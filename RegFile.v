==> flow/design.v <==
module RegisterFile(we, rst, clk,data,addr, enable_reg);
       input [5:0] addr;
       input we, rst, clk;
       inout  [31:0] data ;
       wire [31:0] r0v,r1v,r2v,r3v,r4v,r5v,r6v,r7v,r8v,r9v,r10v,r11v,r12v,r13v,r14v,r15v,r16v,r17v,r18v,r19v,r20v,r21v,r22v,r23v,r24v,r25v,r26v,r27v,r28v,r29v,r30v,r31v,r32v;
       wire [63:0] rd_select;
     input enable_reg;
     wire [31:0] mux_out;
      decoder_6_to_64 dec (addr,rd_select);
       bit_reg r0 (.r(r0v), .data(data), .we(rd_select[0] & we), .rst(rst), .clk(clk));
      bit_reg r1 (.r(r1v), .data(data), .we(rd_select[1] & we), .rst(rst), .clk(clk));
      bit_reg r2 (.r(r2v), .data(data), .we(rd_select[2] & we), .rst(rst), .clk(clk));
      bit_reg r3 (.r(r3v), .data(data), .we(rd_select[3] & we), .rst(rst), .clk(clk));
      bit_reg r4 (.r(r4v), .data(data), .we(rd_select[4] & we), .rst(rst), .clk(clk));
      bit_reg r5 (.r(r5v), .data(data), .we(rd_select[5] & we), .rst(rst), .clk(clk));
      bit_reg r6 (.r(r6v), .data(data), .we(rd_select[6] & we), .rst(rst), .clk(clk));
      bit_reg r7 (.r(r7v), .data(data), .we(rd_select[7] & we), .rst(rst), .clk(clk));
      bit_reg r8 (.r(r8v), .data(data), .we(rd_select[8] & we), .rst(rst), .clk(clk));
      bit_reg r9 (.r(r9v), .data(data), .we(rd_select[9] & we), .rst(rst), .clk(clk));
      bit_reg r10 (.r(r10v), .data(data), .we(rd_select[10] & we), .rst(rst), .clk(clk));
      bit_reg r11 (.r(r11v), .data(data), .we(rd_select[11] & we), .rst(rst), .clk(clk));
      bit_reg r12 (.r(r12v), .data(data), .we(rd_select[12] & we), .rst(rst), .clk(clk));
      bit_reg r13 (.r(r13v), .data(data), .we(rd_select[13] & we), .rst(rst), .clk(clk));
      bit_reg r14 (.r(r14v), .data(data), .we(rd_select[14] & we), .rst(rst), .clk(clk));
      bit_reg r15 (.r(r15v), .data(data), .we(rd_select[15] & we), .rst(rst), .clk(clk));
      bit_reg r16 (.r(r16v), .data(data), .we(rd_select[16] & we), .rst(rst), .clk(clk));
      bit_reg r17 (.r(r17v), .data(data), .we(rd_select[17] & we), .rst(rst), .clk(clk));
      bit_reg r18 (.r(r18v), .data(data), .we(rd_select[18] & we), .rst(rst), .clk(clk));
      bit_reg r19 (.r(r19v), .data(data), .we(rd_select[19] & we), .rst(rst), .clk(clk));
      bit_reg r20 (.r(r20v), .data(data), .we(rd_select[20] & we), .rst(rst), .clk(clk));
      bit_reg r21 (.r(r21v), .data(data), .we(rd_select[21] & we), .rst(rst), .clk(clk));
      bit_reg r22 (.r(r22v), .data(data), .we(rd_select[22] & we), .rst(rst), .clk(clk));
      bit_reg r23 (.r(r23v), .data(data), .we(rd_select[23] & we), .rst(rst), .clk(clk));
      bit_reg r24 (.r(r24v), .data(data), .we(rd_select[24] & we), .rst(rst), .clk(clk));
      bit_reg r25 (.r(r25v), .data(data), .we(rd_select[25] & we), .rst(rst), .clk(clk));
      bit_reg r26 (.r(r26v), .data(data), .we(rd_select[26] & we), .rst(rst), .clk(clk));
      bit_reg r27 (.r(r27v), .data(data), .we(rd_select[27] & we), .rst(rst), .clk(clk));
      bit_reg r28 (.r(r28v), .data(data), .we(rd_select[28] & we), .rst(rst), .clk(clk));
      bit_reg r29 (.r(r29v), .data(data), .we(rd_select[29] & we), .rst(rst), .clk(clk));
      bit_reg r30 (.r(r30v), .data(data), .we(rd_select[30] & we), .rst(rst), .clk(clk));
      bit_reg r31 (.r(r31v), .data(data), .we(rd_select[31] & we), .rst(rst), .clk(clk));
      bit_reg r32 (.r(r32v), .data(data), .we(rd_select[32] & we), .rst(rst), .clk(clk));
      bit_mux64to1  mux1 (.select(addr), .in0(r0v), .in1(r1v), .in2(r2v), .in3(r3v), .in4(r4v), .in5(r5v), .in6(r6v), .in7(r7v), .in8(r8v), .in9(r9v), .in10(r10v), .in11(r11v), .in12(r12v), .in13(r13v), .in14(r14v), .in15(r15v), .in16(r16v), .in17(r17v), .in18(r18v), .in19(r19v), .in20(r20v), .in21(r21v), .in22(r22v), .in23(r23v), .in24(r24v), .in25(r25v), .in26(r26v), .in27(r27v), .in28(r28v), .in29(r29v), .in30(r30v),.in31(r31v),.in32(r32v) ,.out(mux_out));
      assign data = (~we && enable_reg) ? mux_out : 32'bZ;
   endmodule
module decoder_6_to_64 (
    input [5:0] binary_in, 
    output reg [63:0] onehot_out
);
    integer i;
    always @(*) begin
        onehot_out = 64'b0;
        for (i = 0; i < 64; i = i + 1) begin
            onehot_out[i] = (i == binary_in);
        end
    end
endmodule
module bit_reg (
    input wire clk,        
    input wire rst,        
    input wire[31:0] data,       
    input wire we,         
    output reg [31:0]r           
);
    always @(posedge clk or posedge rst) begin
        if (rst) begin
            r <= 32'b0;   
        end else begin
            if (we) begin
                r <= data;   
            end
        end
    end
endmodule
module bit_mux64to1(
    input [5:0] select,
    input [31:0] in0, in1, in2, in3, in4, in5, in6, in7,
     in8, in9, in10, in11, in12, in13, in14, in15,
     in16, in17, in18, in19, in20, in21, in22, in23,
     in24, in25, in26, in27, in28, in29, in30, in31,
    in32, in33, in34, in35, in36, in37, in38, in39,
     in40, in41, in42, in43, in44, in45, in46, in47,
     in48, in49, in50, in51, in52, in53, in54, in55,
     in56, in57, in58, in59, in60, in61, in62, in63,
    output reg [63:0] out
);
    always @(*)
    begin
        case(select)
            6'b000000: out = in0;
            6'b000001: out = in1;
            6'b000010: out = in2;
            6'b000011: out = in3;
            6'b000100: out = in4;
            6'b000101: out = in5;
            6'b000110: out = in6;
            6'b000111: out = in7;
            6'b001000: out = in8;
            6'b001001: out = in9;
            6'b001010: out = in10;
            6'b001011: out = in11;
            6'b001100: out = in12;
            6'b001101: out = in13;
            6'b001110: out = in14;
            6'b001111: out = in15;
            6'b010000: out = in16;
            6'b010001: out = in17;
            6'b010010: out = in18;
            6'b010011: out = in19;
            6'b010100: out = in20;
            6'b010101: out = in21;
            6'b010110: out = in22;
            6'b010111: out = in23;
            6'b011000: out = in24;
            6'b011001: out = in25;
            6'b011010: out = in26;
            6'b011011: out = in27;
            6'b011100: out = in28;
            6'b011101: out = in29;
            6'b011110: out = in30;
            6'b011111: out = in31;
            6'b100000: out = in32;
            6'b100001: out = in33;
            6'b100010: out = in34;
            6'b100011: out = in35;
            6'b100100: out = in36;
            6'b100101: out = in37;
            6'b100110: out = in38;
            6'b100111: out = in39;
            6'b101000: out = in40;
            6'b101001: out = in41;
            6'b101010: out = in42;
            6'b101011: out = in43;
            6'b101100: out = in44;
            6'b101101: out = in45;
            6'b101110: out = in46;
            6'b101111: out = in47;
            6'b110000: out = in48;
            6'b110001: out = in49;
            6'b110010: out = in50;
            6'b110011: out = in51;
            6'b110100: out = in52;
            6'b110101: out = in53;
            6'b110110: out = in54;
            6'b110111: out = in55;
            6'b111000: out = in56;
            6'b111001: out = in57;
            6'b111010: out = in58;
            6'b111011: out = in59;
            6'b111100: out = in60;
            6'b111101: out = in61;
            6'b111110: out = in62;
            6'b111111: out = in63;
            default: out = 32'h00000000;  
        endcase
    end
endmodule
Reports on RegisterFile

What the tools print for RegisterFile, step after step.
Lines are those of the file above, counted from 1.
Not given: n/a

Top: RegisterFile
Clock port: clk
Library: sky130hd
Library corner: tt_025C_1v80

Word level

Counts by Yosys on the flattened word-level netlist (proc, flatten, opt, wreduce; memories kept). Register bits leave out memories and registers merged into their read ports (data or address). Print and check cells are left out.

Bits in registers: 1056
Bits of input ports: 10

Eq/ne operators: 95
Mux-type cells: 2
Bitwise logic cells: 34
Reduce/logical cells: 2

Operators by type and width:

| kind                                                     | count |
| 32-bit parallel mux with 64-bit select                   | 1 |
| 6-bit == test with constant B                            | 32 |
| 5-bit by 6-bit == test with 1-bit output with constant A | 16 |
| 6-bit by 5-bit == test with 1-bit output with constant B | 16 |
| 4-bit by 6-bit == test with 1-bit output with constant A | 8 |
| 6-bit by 4-bit == test with 1-bit output with constant B | 8 |
| 1-bit AND                                                | 33 |
| 32-bit 2-to-1 mux                                        | 1 |
| 3-bit by 6-bit == test with 1-bit output with constant A | 4 |
| 6-bit by 3-bit == test with 1-bit output with constant B | 4 |
| 2-bit by 6-bit == test with 1-bit output with constant A | 2 |
| 6-bit by 2-bit == test with 1-bit output with constant B | 2 |
| 1-bit by 6-bit == test with 1-bit output with constant A | 1 |
| 6-bit by 1-bit == test with 1-bit output with constant B | 1 |
| 6-bit == test with constant A                            | 1 |
| 6-bit zero test                                          | 1 |
| 1-bit logical AND                                        | 1 |
| 1-bit NOT                                                | 1 |

Logic depth

Depth = most cells in a row (Yosys ltp): at word level without a register or memory, in the mapped netlist without a sequential cell, where the memories' decode and read muxes count.

Word-level depth: 3
ABC_AREA: 0
Mapped depth: 10

Netlist

The flow's flattened synthesis, as Yosys stat reports it; memories are mapped. The netlist is that of the ABC_AREA named above (0 if unset); the other value can give another one.

Cell types:

| cell                       | count |
| sky130_fd_sc_hd__dfrtp_1   | 1056 |
| sky130_fd_sc_hd__clkbuf_1  | 1147 |
| sky130_fd_sc_hd__a22oi_1   | 170 |
| sky130_fd_sc_hd__nand3_1   | 230 |
| sky130_fd_sc_hd__mux2i_1   | 89 |
| sky130_fd_sc_hd__mux2_2    | 45 |
| sky130_fd_sc_hd__o2bb2ai_1 | 54 |
| sky130_fd_sc_hd__nand4_1   | 70 |
| sky130_fd_sc_hd__a22o_1    | 43 |
| sky130_fd_sc_hd__o2111ai_1 | 33 |
| sky130_fd_sc_hd__o32a_1    | 22 |
| sky130_fd_sc_hd__buf_2     | 43 |
| sky130_fd_sc_hd__a2bb2oi_1 | 24 |
| sky130_fd_sc_hd__or4_1     | 21 |
| sky130_fd_sc_hd__nor4_1    | 22 |
| sky130_fd_sc_hd__and3_1    | 20 |
| sky130_fd_sc_hd__a2111oi_0 | 14 |
| sky130_fd_sc_hd__o22ai_1   | 18 |

Other cell types: 33; their cells: 150.

Mapped cells: 3271
Synthesis area: 38406.8 um^2
Sequential area: 26425.3 um^2
Mapped flip-flops: 1056
Buffers: 1217

The figures by module come from a second, unflattened synthesis with its own total; it is not the netlist above.

Cell total of the unflattened synthesis: 4374
Area (unflattened synthesis): 59006.6 um^2

Each row is one instance without its submodules.

By module:

| module          | instances | cells | area (um^2) | sequential area (um^2) |
| bit_reg         | 33        | 69    | 1348.8      | 800.8 |
| bit_mux64to1    | 1         | 1966  | 13768.2     | 0.0 |
| decoder_6_to_64 | 1         | 95    | 465.4       | 0.0 |
| RegisterFile    | 1         | 36    | 262.8       | 0.0 |

Timing after synthesis

Path of least setup slack by OpenSTA after synthesis, without wires, with an ideal clock, recovery checks aside; 20% of the period is set as input and as output delay. Where synthesis merged equal registers, the netlist keeps one of their names.

Path type: input-to-output
Start: in addr[4]
End: out data[24]
Period: 4140 ps
External input delay: 828 ps
Arrival: 2744 ps
Slack: 568 ps
Path delay: 1916 ps
Stages: 7
Synthesis period reached: 3572 ps

"path delay" is the arrival time less input delay plus setup time.
A path that ends at an output port has no setup time.
"stages" counts driving pins, that of a launching flip-flop among them; a cell with two outputs on the path counts twice.
"synthesis period reached" is the clock period less the worst setup slack; recovery checks do not enter. This is arithmetic on one report: input and output delays are still those of the set period (20% each).
Between the ends stands the longest chain of elaborated cells between them, by number of cells; it is not shown to be the way that was timed. Of several equally long chains one is given.
A line is the first line of the expression or statement that the cell stems from. Yosys adds cells for indexed reads and writes and turns some case tables into memories.

Cell sequence: sky130_fd_sc_hd__buf_2 > sky130_fd_sc_hd__buf_1 > sky130_fd_sc_hd__mux2_2 > sky130_fd_sc_hd__nand3_1 > sky130_fd_sc_hd__nand4_1 > sky130_fd_sc_hd__or4_1 > sky130_fd_sc_hd__o32a_1
Length of the longest elaborated chain: 3

Ends and longest elaborated chain, after synthesis:

| what                                   | line | text |
| start, declared                        | 2    | `input [5:0] addr;` |
| 6-bit == test                          | 89   | `case(select)` |
| 32-bit parallel mux with 64-bit select | 89   |  |
| 32-bit 2-to-1 mux                      | 44   | `assign data = (~we && enable_reg) ? mux_out : 32'bZ;` |
| end, declared                          | 4    | `inout  [31:0] data ;` |

Worst path after layout

From the final timing report of run 1: the path of least setup slack in the routed layout; clock arrival at registers is part of the times.
The report prints the path's times to 10 ps; the period is as set.

Path type: input-to-output
Start: in addr[3]
End: out data[7]
Period: 6130 ps
External input delay: 1230 ps
Arrival: 4740 ps
Slack: 170 ps
Stages: 8

Between the ends stands the longest chain of elaborated cells between them, by number of cells; it is not shown to be the way that was timed. Of several equally long chains one is given.

Cell sequence: sky130_fd_sc_hd__clkdlybuf4s50_1 > sky130_fd_sc_hd__nor4_2 > sky130_fd_sc_hd__and2_1 > sky130_fd_sc_hd__buf_4 > sky130_fd_sc_hd__a22o_1 > sky130_fd_sc_hd__nor4_1 > sky130_fd_sc_hd__a31oi_1 > sky130_fd_sc_hd__buf_4
Length of the longest elaborated chain: 3

Ends and longest elaborated chain, post-layout:

| what                                   | line | text |
| start, declared                        | 2    | `input [5:0] addr;` |
| 6-bit == test                          | 89   | `case(select)` |
| 32-bit parallel mux with 64-bit select | 89   |  |
| 32-bit 2-to-1 mux                      | 44   | `assign data = (~we && enable_reg) ? mux_out : 32'bZ;` |
| end, declared                          | 4    | `inout  [31:0] data ;` |

Add stored flow runs of RegisterFile

Design RegisterFile on sky130hd. What follows are 2 stored runs of the flow, each under its own settings; their order means nothing. The constraints put input and output delay at 20% of the set period each and load the outputs with 0.01 pF.
"achieved period" means the clock period less the worst setup slack. The figure is calculated, with input and output delays left at 20% of the set period.
"critical setup path time" = time allowed to the worst setup path (clock period - input delay - output delay, where it has them) - its slack; a late launch clock adds to it, a late capture clock takes from it.
"power consumption": no workload was simulated; the value follows from the tool's default switching activity.
"critical setup path time" is known to 10 ps.
Among the settings, -- means not set for that run.

| item                                   | run 1           | run 2           |
| period_ns                              | 6.13            | 4.28            |
| CORE_UTILIZATION                       | 59              | 40              |
| PLACE_DENSITY_LB_ADDON                 | 0.2             | --              |
| HOLD_SLACK_MARGIN                      | -0.09           | --              |
| CORE_MARGIN                            | 6               | 2               |
| CELL_PAD_IN_SITES_GLOBAL_PLACEMENT     | 2               | --              |
| CELL_PAD_IN_SITES_DETAIL_PLACEMENT     | 1               | --              |
| TNS_END_PERCENT                        | 70              | --              |
| GPL_TIMING_DRIVEN                      | 1               | --              |
| CAP_MARGIN                             | 0               | 20              |
| SLEW_MARGIN                            | 20              | 20              |
| synthesized cell area (um^2)           | 38406.8         | 38406.8         |
| die outline area (um^2)                | 71363.8         | 98511.2         |
| standard-cell area after layout (um^2) | 39447.8         | 40861.7         |
| utilization of the finished layout     | 0.613           | 0.43            |
| worst slack on setup checks (ps)       | 168             | 66              |
| setup TNS (ps)                         | 0               | 0               |
| lowest hold slack (ps)                 | 371             | 368             |
| power consumption (µW)                 | 13855           | 19778           |
| achieved period (ps)                   | 5962            | 4214            |
| critical setup path time (ps)          | 3510            | 2500            |
| kind of the worst setup path           | input-to-output | input-to-output |
